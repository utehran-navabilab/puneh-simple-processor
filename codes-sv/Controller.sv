==> flow/design.v <==
module Controller(
	input  logic		clk, rst, enSKP,
	input  logic [15:0] inst,
	output logic 	    ldIR, ldOF, ldPC, ldIN, ldAC, zeroAC, seldataBus, selPC_OF,
	                    selIMM_OF, selINC_IN, selMEM_IN, selIMM_LGU, selMEM_LGU, sel1_ARU,
	                    selMO_ARU, selINC_PC, selMEM_PC, selIMM_PC, selIN_ADR, selIR_ADR,
	                    selPC_ADR, selAC_MEM, selIMM_AC, selMEM_AC, selARU_AC, selLGU_AC,
	                    conOF, SE12bits, SE4bits, AND, NOT, ADD, MUL, readMEM, writeMEM,
	                    selSET_SR, INC1, INC2, selARU_SR, selLGU_SR,selIN_MEM, selPC_MEM, LSB0E,
	output logic [1:0]  SHF,
	output logic [3:0]  ldSR          
);
	typedef enum logic [1:0] {
	    fetch = 2'b00,
	    exec1 = 2'b01,
	    exec2 = 2'b10
	} state_t;
	state_t pstate, nstate;
	typedef enum logic [3:0] {
		LDm		= 4'b0000,
		LDa		= 4'b0001,
		LDn		= 4'b0010,
		STa		= 4'b0011,
		STn		= 4'b0100,
		INa		= 4'b0101,
		ANm		= 4'b0110,
		ANa		= 4'b0111,
		ADm		= 4'b1000,
		ADa		= 4'b1001,
		ADn		= 4'b1010,
		MLa		= 4'b1011,
		JMa		= 4'b1100,
		JMn		= 4'b1101,
		JSR		= 4'b1110,
		INST15	= 4'b1111
	} instr_type1;
	typedef enum logic [3:0] {
		TYPE3	= 4'b0000,
		LOm 	= 4'b0001,
		SRA		= 4'b0010,
		SRL		= 4'b0011,
		SLL		= 4'b0100,
		SKP		= 4'b0101,
		SET		= 4'b0110
	} instr_type2;
	typedef enum logic [7:0] {
		LPO		= 8'b00000000,
		LOP		= 8'b00000001,
		ACZ		= 8'b00000010,
		ACN		= 8'b00000011,
		ACI		= 8'b00000100
	} instr_type3;
	always_ff @(posedge clk, posedge rst) begin
		if (rst) 
			pstate <= fetch;
		else 
			pstate <= nstate;
	end		
	always_comb begin
		ldSR = 0; ldIR = 0; ldOF = 0; ldPC = 0; 
		ldIN = 0; ldAC = 0; zeroAC = 0; seldataBus = 0;
		selPC_OF = 0; selIMM_OF = 0;  selINC_IN = 0; selMEM_IN = 0;
		selIMM_LGU = 0; selMEM_LGU = 0; sel1_ARU = 0; selMO_ARU = 0;
		selINC_PC = 0; selMEM_PC = 0; selIMM_PC = 0; selIN_ADR = 0; 
		selIR_ADR = 0; selPC_ADR = 0;  selAC_MEM = 0;  selIMM_AC = 0; 
		selMEM_AC = 0; selARU_AC = 0;  selLGU_AC = 0; conOF = 0; 
		SE12bits = 0;  SE4bits = 0;  AND = 0;  NOT = 0;  
		SHF = 0; ADD = 0;  MUL = 0;  readMEM = 0;
		writeMEM = 0; INC1 = 0;  INC2 = 0; 
		selSET_SR = 0; selARU_SR = 0; selLGU_SR = 0;
		selIN_MEM=0; selPC_MEM=0; LSB0E = 0;
		case (pstate) 
			fetch : begin
				selPC_ADR = 1;	ldIR = 1;  readMEM = 1;
			end	
			exec1 : begin case (inst[15:12]) 
				LDm : begin
					SE4bits = 1;  selIMM_AC = 1;  ldAC = 1; 
					INC1 = 1;  selINC_PC = 1;  ldPC = 1;	
				end
				LDa : begin
					conOF = 1;  selIR_ADR = 1;  readMEM = 1;
					selMEM_AC = 1;  ldAC = 1; 
					INC1 = 1;  selINC_PC = 1;  ldPC = 1;	
				end	
				LDn : begin
					conOF = 1;  selIR_ADR = 1;  readMEM = 1;
					selMEM_IN = 1;  ldIN = 1; 			
				end		
				STa : begin
					conOF = 1;  selIR_ADR = 1;  selAC_MEM = 1;
					seldataBus = 1;  writeMEM = 1; 
					INC1 = 1;  selINC_PC = 1;  ldPC = 1;				
				end														
				STn : begin
					conOF = 1;  selIR_ADR = 1;  readMEM = 1;
					selMEM_IN = 1;  ldIN = 1;	
				end
				INa : begin
					conOF = 1;  selIR_ADR = 1;  readMEM = 1; 
					selINC_IN = 1;  ldIN = 1;	
				end																							
				ANm : begin
					SE4bits	= 1;  selIMM_LGU = 1;  AND = 1;
					selLGU_AC = 1;  ldAC = 1;  
					selLGU_SR = 1;  ldSR = 4'b1100;
					INC1 = 1;  selINC_PC = 1;  ldPC = 1;
				end	
				ANa : begin
					conOF = 1;  selIR_ADR = 1;  readMEM = 1; 
					selMEM_LGU = 1;  AND = 1;  selLGU_AC = 1; ldAC = 1;  
					selLGU_SR = 1;  ldSR = 4'b1100;	
					INC1 = 1;  selINC_PC = 1;  ldPC = 1;
				end	
				ADm : begin
					SE4bits	= 1;  selIMM_LGU = 1;  selMO_ARU = 1;
					ADD	= 1;  selARU_AC = 1;  ldAC = 1;	
					selARU_SR = 1;  ldSR = 4'b1111; 
					INC1 = 1;  selINC_PC = 1;  ldPC = 1;
				end	
				ADa : begin
					conOF = 1;  selIR_ADR = 1;  readMEM = 1; 
					selMEM_LGU = 1;  selMO_ARU	= 1;  ADD = 1;  
					selARU_AC = 1;  ldAC = 1;  
					selARU_SR = 1;  ldSR = 4'b1111;
					INC1 = 1;  selINC_PC = 1;  ldPC = 1;			
				end	
				ADn : begin
					conOF = 1;  selIR_ADR = 1;  readMEM = 1;
					selMEM_IN = 1;  ldIN = 1;				
				end	
				MLa : begin
					conOF = 1;  selIR_ADR = 1;  readMEM = 1;
					selMEM_LGU = 1;  selMO_ARU = 1;  MUL = 1;
					selARU_AC = 1;  ldAC = 1;
					selARU_SR = 1;  ldSR = 4'b1000; 
					INC1 = 1;  selINC_PC = 1;  ldPC = 1;
				end
				JMa : begin
					conOF = 1;  selIMM_PC = 1;  ldPC = 1;			
				end	
				JMn : begin
					conOF = 1;  selIR_ADR = 1;  readMEM = 1;
					selMEM_PC = 1;  ldPC = 1; 
				end	
				JSR : begin
					conOF = 1;  selIR_ADR = 1;  INC1 = 1;
					selPC_MEM = 1;  seldataBus = 1;      
					writeMEM = 1;  selIMM_PC = 1;  ldPC = 1;  
				end	
				INST15 : begin case (inst[11:8])
					TYPE3 : begin case (inst[7:0])
						LPO : begin
							selPC_OF = 1;  ldOF  = 1;  
							INC1 = 1;  selINC_PC = 1;  ldPC = 1;
						end
						LOP : begin
							LSB0E = 1;  selIMM_PC = 1;  ldPC = 1; 
						end
						ACZ : begin
							zeroAC = 1;  
							selLGU_SR = 1;  ldSR = 4'b1100;
							INC1 = 1;  selINC_PC = 1;  ldPC = 1;
						end
						ACN : begin
							NOT = 1;  selLGU_AC = 1;  ldAC = 1; 
							selLGU_SR = 1;  ldSR = 4'b1100; 
							INC1 = 1;  selINC_PC = 1;  ldPC = 1;
						end
						ACI : begin
							sel1_ARU = 1;  ADD = 1;
							selARU_AC = 1;  ldAC = 1; 
							INC1 = 1;  selINC_PC = 1;  ldPC = 1; 	
						end
						default : begin
							INC1 = 1;  selINC_PC = 1;  ldPC = 1;
						end
					endcase
					end
					LOm : begin
						SE12bits = 1;  selIMM_OF = 1;  ldOF	= 1;
						INC1 = 1;  selINC_PC = 1;  ldPC = 1;		
					end	
					SRA : begin
						SE12bits = 1;  selIMM_LGU = 1;	SHF = 2'b00;
						selLGU_AC = 1;  ldAC = 1;
						INC1 = 1;  selINC_PC = 1;  ldPC = 1; 
					end
					SRL : begin
						SE12bits = 1;  selIMM_LGU = 1;  SHF = 2'b01;
						selLGU_AC = 1;  ldAC = 1;
						INC1 = 1;  selINC_PC = 1;  ldPC = 1;
					end
					SLL : begin
						SE12bits = 1;  selIMM_LGU = 1;  SHF = 2'b10;
						selLGU_AC = 1;  ldAC = 1;
						INC1 = 1;  selINC_PC = 1;  ldPC = 1;
					end
					SKP : begin
						if (enSKP) INC2 = 1; 
						else INC1 = 1;
						selINC_PC = 1;  ldPC = 1;
					end
					SET : begin
						selSET_SR = 1;  ldSR = inst[7:4];
						INC1 = 1;  selINC_PC = 1;  ldPC = 1;
					end
					default : begin
						INC1 = 1;  selINC_PC = 1;  ldPC = 1;
					end
				endcase
				end
					default : begin
						INC1 = 1;  selINC_PC = 1;  ldPC = 1;
					end	
			endcase
			end			
			exec2 : begin case (inst[15:12])
				LDn : begin
					selIN_ADR = 1;  readMEM = 1;  
					selMEM_AC = 1; ldAC = 1;
					INC1 = 1;  selINC_PC = 1;  ldPC = 1;
				end
				STn : begin					
					selIN_ADR = 1;  selAC_MEM = 1; 
					seldataBus = 1;  writeMEM = 1;  
					INC1 = 1;  selINC_PC = 1;  ldPC = 1; 
				end	
				INa : begin
					conOF = 1;  selIR_ADR = 1;  selIN_MEM = 1;
					seldataBus = 1;  writeMEM = 1;	
					INC1 = 1;  selINC_PC = 1;  ldPC = 1;		
				end
				ADn : begin
					selIN_ADR = 1;  readMEM = 1;  selMEM_LGU = 1;
					selMO_ARU = 1;  ADD = 1;  selARU_AC = 1;  ldAC = 1;
					selARU_SR = 1;  ldSR = 4'b1111;
					INC1 = 1;  selINC_PC = 1;  ldPC = 1;
				end
				JSR : begin
					INC1 = 1;  selINC_PC = 1;  ldPC = 1;			
				end
			endcase
			end
		endcase
	end
	always_comb begin
		nstate = fetch;
		case (pstate) 
			fetch :
				nstate = exec1;
			exec1 : begin case (inst[15:12]) 
				LDm :	 nstate = fetch;
				LDa :	 nstate = fetch;
				LDn :	 nstate = exec2;	
				STa :	 nstate = fetch;													
				STn :	 nstate = exec2;
				INa :	 nstate = exec2;																					
				ANm :	 nstate = fetch;
				ANa : 	 nstate = fetch;
				ADm : 	 nstate = fetch;
				ADa : 	 nstate = fetch;
				ADn : 	 nstate = exec2;
				MLa : 	 nstate = fetch;
				JMa : 	 nstate = fetch;
				JMn : 	 nstate = fetch;
				JSR : 	 nstate = exec2;
				INST15 : nstate = fetch;
				default: nstate = fetch;	
			endcase
		end
			exec2 : begin 
				nstate = fetch ;	
			end	
			default :
				nstate = fetch;					
		endcase
	end	
endmodule
-- From RTL to reports: Controller
The steps from the RTL of Controller to its reports follow in flow order.
Line numbers count from 1 in the design file above.
Operators carry their Yosys type and port widths (W data, S select, Z words).
Library cell names are shortened.
The mark -- stands for no value.
- top: Controller
- clock input: clk
- standard-cell library: sky130hd
- timing corner: tt_025C_1v80

-- Word-level counts
Yosys after proc, flatten, opt, wreduce and memory -nomap, before mapping. Enables and synchronous resets that opt folds into registers are not counted as muxes. Memory bits, and registers merged into a memory's read port (data or address), are not among the register bits. Print and check cells are not counted. Equal cells are merged and count once.
Memory sizes are those after Yosys's memory passes, which may raise the word count (mostly to a power of two), join words into wider ones and drop unused or constant bits.
- noted add/sub/neg operators: 0
- noted $mul: 0
- divide/modulo/power cells at 0
- order comparisons at 0
- noted eq/ne operators: 27
- noted shift operators: 0
- noted muxes and demuxes: 120
- bitwise operators: 0
- noted reduce/logical cells: 54
- operators by type and width (cell ; number):
    $reduce_or A15 Y1 ; 8
    $reduce_or A13 Y1 ; 8
    $pmux W1 S2 ; 45
    $mux W1 ; 56
    $reduce_or A12 Y1 ; 3
    $eq A4 B4 Y1 const B ; 8
    $pmux W1 S3 ; 10
    $reduce_or A14 Y1 ; 2
    $eq A4 B3 Y1 const B ; 7
    $reduce_or A7 Y1 ; 3
    $pmux W4 S5 ; 1
    $reduce_or A2 Y1 ; 9
    $reduce_or A9 Y1 ; 2
    $eq A4 B2 Y1 const B ; 4
    $eq A8 B2 Y1 const B ; 2
    $reduce_or A8 Y1 ; 2
    $pmux W4 S2 ; 2
    $reduce_or A3 Y1 ; 5
    $reduce_or A4 Y1 ; 3
    $pmux W2 S2 ; 3
    $reduce_or A11 Y1 ; 1
    $reduce_or A10 Y1 ; 1
    $reduce_or A5 Y1 ; 2
    $eq A4 B1 Y1 const B ; 2
    $logic_not A4 Y1 ; 2
    $eq A8 B1 Y1 const B ; 1
    $eq A8 B3 Y1 const B ; 1
    $logic_not A8 Y1 ; 1
Not listed: further kinds 6, cells in them 7.
- register bits after elaboration: 2
- latch bits at 0
- noted memory bits (writable): 0
- ROM bits: 16
- noted clocked read ports x word width: 0
- memories kept at 1
- memories (memory ; words ; bits a word ; rd ports ; write ports ; RTL line ; text):
    (name not given) ; 16 ; 1 ; 1 ; 0 ; 252 ; exec1 : begin case (inst[15:12])

-- Depth
Depth = most cells in a row (Yosys ltp): at word level without a register or memory, in the mapped netlist without a sequential cell, where the memories' decode and read muxes count.
- depth after elaboration: 6
- noted ABC_AREA: 0
- mapped depth: 8

-- Netlist
Source: synth_stat.txt of the flow (Yosys; design flattened, memories mapped). It holds for the ABC_AREA given above (unset counts as 0); a run with the other value may have another netlist.
The area totals of this step are shown rounded.
- cells in the netlist at 201
- noted mapped area: 1230 um2
- area of sequential cells at 50.0 um2
- noted mapped flip-flops: 2
- buffer cells: 16
- cell types (cell type ; number ; area in all (um2)):
    a21oi_1 ; 20 ; 100.096
    nor2_1 ; 24 ; 90.086
    o21ai_0 ; 16 ; 80.077
    nand3_1 ; 11 ; 55.053
    inv_1 ; 14 ; 52.55
    nand2_1 ; 14 ; 52.55
    dfrtp_1 ; 2 ; 50.048
    ha_1 ; 4 ; 50.048
    nor3_1 ; 10 ; 50.048
    a211oi_1 ; 5 ; 37.536
    and3_1 ; 6 ; 37.536
    buf_4 ; 5 ; 37.536
    nand2b_1 ; 6 ; 37.536
    nor2b_1 ; 6 ; 37.536
    buf_2 ; 7 ; 35.034
    nor3b_1 ; 4 ; 30.029
    a31oi_1 ; 4 ; 25.024
    nand4_1 ; 4 ; 25.024
Not listed: further types 34, cells in them 39.

-- Worst setup path after synthesis
Path of least setup slack by OpenSTA after synthesis, without wires, with an ideal clock, recovery checks aside; 20% of the period is set as input and as output delay. Where synthesis merged equal registers, the netlist keeps one of their names.
- path type: register to output
- from: register pstate[1]
- to: output port writeMEM
- period: 2.39 ns
- external output delay at 0.478 ns
- noted time at the first pin: 0.000 ns
- data arrival time: 1.668 ns
- slack: 0.244 ns
- delay of the path: 1.668 ns
- stages on the path: 9
- buffers on the path: 2
- period reached after synthesis at 2.146 ns
"delay of the path" is the arrival time less input delay plus setup time.
At an output port there is no setup time.
"stages on the path" counts driving pins, that of a launching flip-flop among them; a cell with two outputs on the path counts twice.
"period reached after synthesis" is the clock period less the worst setup slack; recovery checks do not enter. This is arithmetic on one report: input and output delays are still those of the set period (20% each).
Between the ends stands the longest chain of elaborated cells between them, by number of cells; it is not shown to be the way that was timed. Of several equally long chains one is given.
Each line given opens the expression or statement behind the cell; cells for indexed reads and writes are added by Yosys, which also makes memories of some case tables.
- path through: dfrtp_1 -> inv_1 -> ha_1 -> buf_2 -> inv_1 -> nor4_1 -> o21ai_0 -> a21oi_1 -> buf_4
- noted length of the longest elaborated chain: 2
- RTL lines, path after synthesis (item ; RTL line ; text):
    start: declaration ; 18 ; state_t pstate, nstate;
    start: assignment ; 55 ; pstate <= fetch;
    start: assignment ; 57 ; pstate <= nstate;
    $eq A2 B2 Y1 ; 72 ; case (pstate)
    $pmux W1 S2 ; 72 ;
    end: declaration ; 8 ; conOF, SE12bits, SE4bits, AND, NOT, ADD, MUL, readMEM, writeMEM,
Nets of the timed path that keep an RTL name, with a line that drives or declares them; the list need not be complete.
- named nets, after synthesis (signal ; RTL line):
    seldataBus ; 72

Appendix: runs

module Controller, platform sky130hd, 2 stored runs of the flow under differing settings, order arbitrary. Input and output delays are each 20% of the period that was set; the output load is 0.01 pF.

Run A
Settings were period_ns = 1.56; CORE_UTILIZATION = 59; SETUP_SLACK_MARGIN = 0.4; PLACE_DENSITY_LB_ADDON = 0.12; HOLD_SLACK_MARGIN = -0.08; CORE_ASPECT_RATIO = 0.68; CORE_MARGIN = 2; CELL_PAD_IN_SITES_GLOBAL_PLACEMENT = 1; GPL_ROUTABILITY_DRIVEN = 1; CTS_CLUSTER_SIZE = 15; CAP_MARGIN = 35; MAX_ROUTING_LAYER = met5; SLEW_MARGIN = 20
- no results, placement failed with FLW-0024

Run B
Settings were period_ns = 1.7; CAP_MARGIN = 20; CORE_MARGIN = 2; CORE_UTILIZATION = 40; SLEW_MARGIN = 20
- no results, clock tree synthesis failed with DPL-0033
